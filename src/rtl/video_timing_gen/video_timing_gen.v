==> flow/design.v <==
module video_timing_gen
  #(
    parameter [11:0] I_HS_END = 11'd0,
    parameter [11:0] I_HBP_END = 11'd0,
    parameter [11:0] I_HACT_END = 11'd0,
    parameter [11:0] I_HFP_END = 11'd0,
    parameter [11:0] I_VS_END = 11'd0,
    parameter [11:0] I_VBP_END = 11'd0,
    parameter [11:0] I_VACT_END = 11'd0,
    parameter [11:0] I_VFP_END = 11'd0,
    parameter        I_TP_EN = 1
  )
  (
    input   wire        I_RST,       
    input   wire        I_PCLK,      
    input   wire [23:0] I_PIX_DATA,  
    input   wire        I_VRST,      
    output  wire        O_DE,        
    output  wire        O_HS,        
    output  wire        O_VS,        
    output  wire [23:0] O_PIX_DATA   
  );
  localparam [2:0]   S_HRESET      = 3'b000;
  localparam [2:0]   S_HSYNC       = 3'b001;
  localparam [2:0]   S_HBACK       = 3'b010;
  localparam [2:0]   S_HACT        = 3'b011;
  localparam [2:0]   S_HFRONT      = 3'b100;
  localparam [2:0]   S_VRESET      = 3'b000;
  localparam [2:0]   S_VSYNC       = 3'b001;
  localparam [2:0]   S_VBACK_START = 3'b010;
  localparam [2:0]   S_VBACK       = 3'b011;
  localparam [2:0]   S_VACT        = 3'b100;
  localparam [2:0]   S_VFRONT      = 3'b101;
  wire        n_hs_done;
  wire        n_hbp_done;
  wire        n_hact_done;
  wire        n_hfp_done;
  wire        n_vs_done;
  wire        n_vbp_done;
  wire        n_vact_done;
  wire        n_vfp_done;
  wire [11:0] n_hctr;
  wire [11:0] n_vctr;
  reg [2:0]  n_hstate;
  reg [2:0]  n_vstate;
  reg         q_hs_done;
  reg         q_hbp_done;
  reg         q_hact_done;
  reg         q_hfp_done;
  reg         q_vs_done;
  reg         q_vbp_done;
  reg         q_vact_done;
  reg         q_vfp_done;
  reg [11:0]  q_hctr;
  reg [11:0]  q_vctr;
  reg [2:0]   q_hstate;
  reg [2:0]   q_vstate;
  reg        n_hde;
  reg        n_vde;
  reg        n_hsync;
  reg        n_vsync;
  reg        n_hrst;
  reg        n_vrst;
  wire [3:0]  n_hsDly;
  wire [3:0]  n_deDly;
  wire        n_de;
  wire [23:0] n_tstpat;
  wire [23:0] n_pix_data;
  reg         q_hde;
  reg         q_vde;
  reg         q_hsync;
  reg         q_vsync;
  reg         q_hrst;
  reg         q_vrst;
  reg [3:0]   q_hsDly;
  reg [3:0]   q_deDly;
  reg         q_de;
  reg [23:0]  q_tstpat;
  reg [23:0]  q_pix_data;
  assign O_DE        = q_deDly[2];
  assign O_HS        = q_hsDly[3];
  assign O_VS        = q_vsync;
  assign O_PIX_DATA  = (I_TP_EN) ? (q_tstpat) : (q_pix_data);
  assign n_hs_done    = (n_hctr == I_HS_END)    ? 1'b1 : 1'b0;
  assign n_hbp_done   = (n_hctr >= I_HBP_END)   ? 1'b1 : 1'b0;
  assign n_hact_done  = (n_hctr >= I_HACT_END)  ? 1'b1 : 1'b0;
  assign n_hfp_done   = (n_hctr >= I_HFP_END)   ? 1'b1 : 1'b0;
  assign n_vs_done    = (q_vctr >= I_VS_END)    ? 1'b1 : 1'b0; 
  assign n_vbp_done   = (q_vctr >= I_VBP_END)   ? 1'b1 : 1'b0; 
  assign n_vact_done  = (q_vctr >= I_VACT_END)  ? 1'b1 : 1'b0; 
  assign n_vfp_done   = (q_vctr >= I_VFP_END)   ? 1'b1 : 1'b0; 
  assign n_vctr       = (I_VRST == 1'b1) ? 12'h0 :         
                        (n_vrst == 1'b1) ? 12'h0 :         
                        (n_hrst == 1'b1) ? q_vctr + 1 :    
                        q_vctr;                            
  assign n_hctr       = (I_RST == 1'b1 || n_hrst == 1'b1) ? 12'h0 :  
                        q_hctr + 1;                                  
  assign n_de         = q_hde & q_vde;   
  assign n_hsDly      = {q_hsDly[2:0], n_hsync};   
  assign n_deDly      = {q_deDly[2:0], n_de};      
  assign n_tstpat     =  
                        24'h0;
  assign n_pix_data   = (q_deDly[1] == 1'b1) ? I_PIX_DATA :  
                        24'h0;                               
  always @(q_hstate, q_hs_done, q_hbp_done, q_hact_done, q_hfp_done) begin
    n_hstate  = q_hstate;
    n_hsync   = 1'b0;
    n_hde     = 1'b0;
    n_hrst    = 1'b0;
    case (q_hstate)
      S_HRESET:
        n_hstate = S_HSYNC;
      S_HSYNC:
        begin
          n_hsync = 1'b1;
          if(q_hs_done == 1'b1) begin
            n_hstate = S_HBACK;
          end
        end
      S_HBACK:
        if(q_hbp_done == 1'b1) begin
          n_hstate = S_HACT;
        end
      S_HACT:
        begin
          n_hde = 1'b1;
          if(q_hact_done == 1'b1) begin
            n_hstate = S_HFRONT;
          end
        end
      S_HFRONT:
        if(q_hfp_done == 1'b1) begin
          n_hstate = S_HSYNC;
          n_hrst = 1'b1;
        end
      default:
        n_hstate = S_HRESET;
    endcase
  end
  always @(q_vstate, n_vs_done, q_vbp_done, q_vact_done, q_vfp_done) begin
    n_vstate = q_vstate;
    n_vsync  = 1'b0;
    n_vde    = 1'b0;
    n_vrst   = 1'b0;
    case (q_vstate)
      S_VRESET :
        n_vstate = S_VSYNC;
      S_VSYNC :
        begin
          n_vsync = 1'b1;
          if(n_vs_done == 1'b1) begin
            n_vstate = S_VBACK_START;
          end
        end
      S_VBACK_START :
        begin
          n_vsync = 1'b1;
          n_vstate = S_VBACK;
        end
      S_VBACK :
        if(q_vbp_done == 1'b1) begin
          n_vstate = S_VACT;
        end
      S_VACT :
        begin
          n_vde = 1'b1;
          if (q_vact_done == 1'b1) begin
            n_vstate = S_VFRONT;
          end
        end
      S_VFRONT :
        if(q_vfp_done == 1'b1) begin
          n_vstate = S_VSYNC;
          n_vrst = 1'b1;
        end
      default :
        n_vstate = S_VRESET;
    endcase
  end
  always @(posedge I_PCLK) begin
    if(I_RST == 1'b1) begin
      q_hs_done   <= 1'b0;
      q_hbp_done  <= 1'b0;
      q_hact_done <= 1'b0;
      q_hfp_done  <= 1'b0;
      q_vs_done   <= 1'b0;
      q_vbp_done  <= 1'b0;
      q_vact_done <= 1'b0;
      q_vfp_done  <= 1'b0;
      q_hctr      <= 12'b0;
      q_vctr      <= 12'b0;
      q_hstate    <= 3'b0;
      q_vstate    <= 3'b0;
      q_hde       <= 1'b0;
      q_vde       <= 1'b0;
      q_hsync     <= 1'b0;
      q_vsync     <= 1'b0;
      q_hrst      <= 1'b0;
      q_vrst      <= 1'b0;
      q_hsDly     <= 3'b0;
      q_deDly     <= 3'b0;
      q_de        <= 1'b0;
      q_tstpat    <= 24'b0;
      q_pix_data  <= 24'b0;
    end
    else begin
      q_hs_done   <= n_hs_done;
      q_hbp_done  <= n_hbp_done;
      q_hact_done <= n_hact_done;
      q_hfp_done  <= n_hfp_done;
      q_vs_done   <= n_vs_done;
      q_vbp_done  <= n_vbp_done;
      q_vact_done <= n_vact_done;
      q_vfp_done  <= n_vfp_done;
      q_hctr      <= n_hctr;
      q_vctr      <= n_vctr;
      q_hstate    <= n_hstate;
      q_vstate    <= n_vstate;
      q_hde       <= n_hde;
      q_vde       <= n_vde;
      q_hsync     <= n_hsync;
      q_vsync     <= n_vsync;
      q_hrst      <= n_hrst;
      q_vrst      <= n_vrst;
      q_hsDly     <= n_hsDly;
      q_deDly     <= n_deDly;
      q_de        <= n_de;
      q_tstpat    <= n_tstpat;
      q_pix_data  <= n_pix_data;
    end
  end
endmodule
Step by step through the tools: video_timing_gen
Tool output for the design above, in the order of the flow.
Line numbers count from 1 in the design file above.
Library cell names are shortened.
{ "setup": {"top": "video_timing_gen", "clock_port": "I_PCLK", "library": "sky130hd", "corner": "tt_025C_1v80"} }

Word-level counts
Source: Yosys, flattened and elaborated, memories not mapped. Widths are those after wreduce. Registers that Yosys merges into a memory's read port (data or address) are not register bits. Print and check cells do not count. Equal cells are merged and count once.
{ "bits": {"regBits": 43, "input_bits": 27, "out_inout_bits": 27, "wordCells": 64} }
{ "op_classes": {"add_sub_neg": 2, "n_cmp": 2, "equal": 17, "n_mux": 22, "logic": 1, "reduce_logical": 8} }
{ "op_table": {"columns": ["op", "n"], "rows": [
  ["12-bit by 1-bit adder with 12-bit output with constant B", 2],
  ["12-bit by 1-bit greater-or-equal comparator with 1-bit output with constant B", 2],
  ["3-bit 2-to-1 mux", 8],
  ["3-bit case mux with 6-bit select", 1],
  ["2-bit != test with constant B", 8],
  ["3-bit case mux with 5-bit select", 1],
  ["12-bit zero test", 1],
  ["3-bit by 2-bit equality test with 1-bit output with constant B", 4],
  ["12-bit 2-to-1 mux", 1],
  ["1-bit 2-to-1 mux", 11],
  ["3-bit equality test with constant B", 3],
  ["4-bit AND reduction", 2],
  ["3-bit by 1-bit equality test with 1-bit output with constant B", 2],
  ["3-bit zero test", 2],
  ["3-bit OR reduction", 1],
  ["2-bit OR reduction", 1],
  ["1-bit bitwise AND", 1],
  ["1-bit logical OR", 1]
]} }

Longest topological paths
Longest topological path by Yosys (ltp), each cell counted once; first at word level (registers and memories cut), then after technology mapping (sequential cells cut; the memories' decode and read muxes count).
{ "logic_depth": {"ltp_word": 6, "ABC_AREA": 0, "ltp_mapped": 7, "mapped_depth_nobuf": 6} }

After synthesis
Yosys stat after the flow's synthesis: flattened, memories mapped to cells. It holds for the ABC_AREA given above (unset counts as 0); a run with the other value may have another netlist.
{ "types": {"columns": ["cell_type", "n", "area_total_um2"], "rows": [
  ["dfxtp_1", 34, 680.653],
  ["buf_4", 24, 180.173],
  ["nor2_1", 23, 86.333],
  ["xor2_1", 9, 78.826],
  ["nor2b_1", 9, 56.304],
  ["mux2i_1", 4, 40.038],
  ["and3_1", 5, 31.28],
  ["xnor2_1", 3, 26.275],
  ["a21oi_1", 5, 25.024],
  ["nand4_1", 4, 25.024],
  ["nand2_1", 6, 22.522],
  ["nand4_4", 1, 21.27],
  ["a2111oi_2", 1, 15.014],
  ["nand3_1", 3, 15.014],
  ["a31oi_1", 2, 12.512],
  ["and4bb_1", 1, 12.512],
  ["ha_1", 1, 12.512],
  ["nor3b_2", 1, 12.512]
]} }
Other cell types: 13; their cells: 16.
{ "mapped": {"cells": 152, "yosys_area_um2": 1443.9, "sequential_area_um2": 680.7, "ff_cells": 34, "buffers": 30} }

Path before layout
Path of least setup slack by OpenSTA after synthesis, without wires, with an ideal clock, recovery checks aside; 20% of the period is set as input and as output delay. Where synthesis merged equal registers, the netlist keeps one of their names.
{ "synth_path": {"path_type": "reg-to-reg", "startpoint": "reg q_hctr[1]", "endpoint": "reg q_hs_done", "period_ns": 1.68, "setup_ns": 0.103, "t_first_pin_ns": 0.000, "t_arrival_ns": 1.559, "required_ns": 1.577, "path_slack_ns": 0.017, "path_delay_ns": 1.662, "path_stages": 8, "n_path_buf": 1, "synth_period_reached_ns": 1.663} }
"path_delay_ns" = arrival - input delay + setup time.
"path_stages" counts driving pins, that of a launching flip-flop among them; a cell with two outputs on the path counts twice.
"synth_period_reached_ns" is the clock period less the worst setup slack; recovery checks do not enter. This is arithmetic on one report: input and output delays are still those of the set period (20% each).
Between the ends stands the longest chain of elaborated cells between them, by number of cells; it is not shown to be the way that was timed. Of several equally long chains one is given.
A line is the first line of the expression or statement that the cell stems from. Yosys adds cells for indexed reads and writes and turns some case tables into memories.
{ "synth_between": {"cell_sequence": "dfxtp_1 > ha_1 > buf_2 > nand3_1 > xor2_1 > and4bb_1 > o211ai_1 > a2111oi_2", "elab_chain_len": 4, "cells_between": 4, "cone_lines": 3, "classes_between": "add/sub: 1; mux: 2; reduce/logical: 1"} }
{ "synth_rtl": {"columns": ["item", "line", "text"], "rows": [
  ["start: declaration", 54, "reg [11:0]  q_hctr;"],
  ["start: assignment", 190, "q_hctr      <= 12'b0;"],
  ["start: assignment", 215, "q_hctr      <= n_hctr;"],
  ["12-bit by 1-bit adder with 12-bit output", 97, "q_hctr + 1;"],
  ["12-bit 2-to-1 mux", 96, "assign n_hctr       = (I_RST == 1'b1 || n_hrst == 1'b1) ? 12'h0 :"],
  ["12-bit zero test", 84, "assign n_hs_done    = (n_hctr == I_HS_END)    ? 1'b1 : 1'b0;"],
  ["1-bit 2-to-1 mux", 84, null],
  ["end: assignment", 182, "q_hs_done   <= 1'b0;"],
  ["end: assignment", 207, "q_hs_done   <= n_hs_done;"],
  ["end: declaration", 46, "reg         q_hs_done;"]
]} }

Worst path after layout
Path of least setup slack in the final report of record 1 (OpenROAD, finished layout, wires in). Where an end is a register, its clock arrival counts in the times.
{ "layout_path": {"path_type": "reg-to-reg", "startpoint": "reg q_hctr[1]", "endpoint": "reg q_hs_done", "period_ns": 0.97, "setup_ns": 0.10, "t_first_pin_ns": 0.28, "t_arrival_ns": 1.71, "required_ns": 1.15, "path_slack_ns": -0.57, "path_stages": 7, "n_path_buf": 0} }
Between the ends stands the longest chain of elaborated cells between them, by number of cells; it is not shown to be the way that was timed. Of several equally long chains one is given.
{ "layout_between": {"cell_sequence": "dfxtp_4 > ha_4 > nand3_2 > xor2_1 > and4bb_1 > o211ai_1 > a2111oi_2", "elab_chain_len": 4, "cells_between": 4, "cone_lines": 3, "classes_between": "add/sub: 1; mux: 2; reduce/logical: 1"} }
{ "layout_rtl": {"columns": ["item", "line", "text"], "rows": [
  ["start: declaration", 54, "reg [11:0]  q_hctr;"],
  ["start: assignment", 190, "q_hctr      <= 12'b0;"],
  ["start: assignment", 215, "q_hctr      <= n_hctr;"],
  ["12-bit by 1-bit adder with 12-bit output", 97, "q_hctr + 1;"],
  ["12-bit 2-to-1 mux", 96, "assign n_hctr       = (I_RST == 1'b1 || n_hrst == 1'b1) ? 12'h0 :"],
  ["12-bit zero test", 84, "assign n_hs_done    = (n_hctr == I_HS_END)    ? 1'b1 : 1'b0;"],
  ["1-bit 2-to-1 mux", 84, null],
  ["end: assignment", 182, "q_hs_done   <= 1'b0;"],
  ["end: assignment", 207, "q_hs_done   <= n_hs_done;"],
  ["end: declaration", 46, "reg         q_hs_done;"]
]} }

Subject: video_timing_gen on sky130hd, stored results

Hello all,

Settings and measured results of 2 stored flow runs for module video_timing_gen (sky130hd), not sorted in any way. The constraints put input and output delay at 20% of the set period each and load the outputs with 0.01 pF.
"achieved clock period (ns)" = clock period - worst setup slack. The figure is calculated, with input and output delays left at 20% of the set period.
"worst setup path time (ns)": the worst setup path's part of the clock period (all of it between registers, 20% less for each end at a port) less its slack. A launch clock that arrives late makes it longer, a capture clock that arrives late makes it shorter.
"finish__power__total" is the tool's figure for a default switching activity; nothing was simulated.

settings of record 1
{
  "period_ns": 0.97,
  "CORE_UTILIZATION": 43,
  "PLACE_DENSITY_LB_ADDON": 0.25,
  "HOLD_SLACK_MARGIN": 0.12,
  "CORE_ASPECT_RATIO": 0.7,
  "GPL_TIMING_DRIVEN": 0,
  "CAP_MARGIN": 10,
  "CORE_MARGIN": 2,
  "SLEW_MARGIN": 20
}
report of record 1
yosys chip area after synthesis (um^2): 1443.9
finish__design__die__area: 3844.7
finish__design__instance__area__stdcell: 1933.1
finish__design__instance__utilization: 0.6099
finish__timing__setup__ws: -0.566
finish__timing__setup__tns: -1.906
finish__timing__hold__ws: 0.230
finish__power__total: 2.840e-03
achieved clock period (ns): 1.536
worst setup path time (ns): 1.54
worst setup path kind: reg-to-reg

settings of record 2
{
  "period_ns": 1.32,
  "CORE_UTILIZATION": 29,
  "SETUP_SLACK_MARGIN": 0.18,
  "PLACE_DENSITY": 0.89,
  "HOLD_SLACK_MARGIN": 0.13,
  "CORE_ASPECT_RATIO": 0.67,
  "CELL_PAD_IN_SITES_GLOBAL_PLACEMENT": 0,
  "GPL_TIMING_DRIVEN": 0,
  "GPL_ROUTABILITY_DRIVEN": 0,
  "CTS_CLUSTER_DIAMETER": 306,
  "CAP_MARGIN": 20,
  "CORE_MARGIN": 2,
  "SLEW_MARGIN": 20
}
report of record 2
yosys chip area after synthesis (um^2): 1443.9
finish__design__die__area: 5570.6
finish__design__instance__area__stdcell: 1806.7
finish__design__instance__utilization: 0.3882
finish__timing__setup__ws: -0.351
finish__timing__setup__tns: -0.351
finish__timing__hold__ws: 0.438
finish__power__total: 1.983e-03
achieved clock period (ns): 1.671
worst setup path time (ns): 1.67
worst setup path kind: reg-to-reg

Thanks
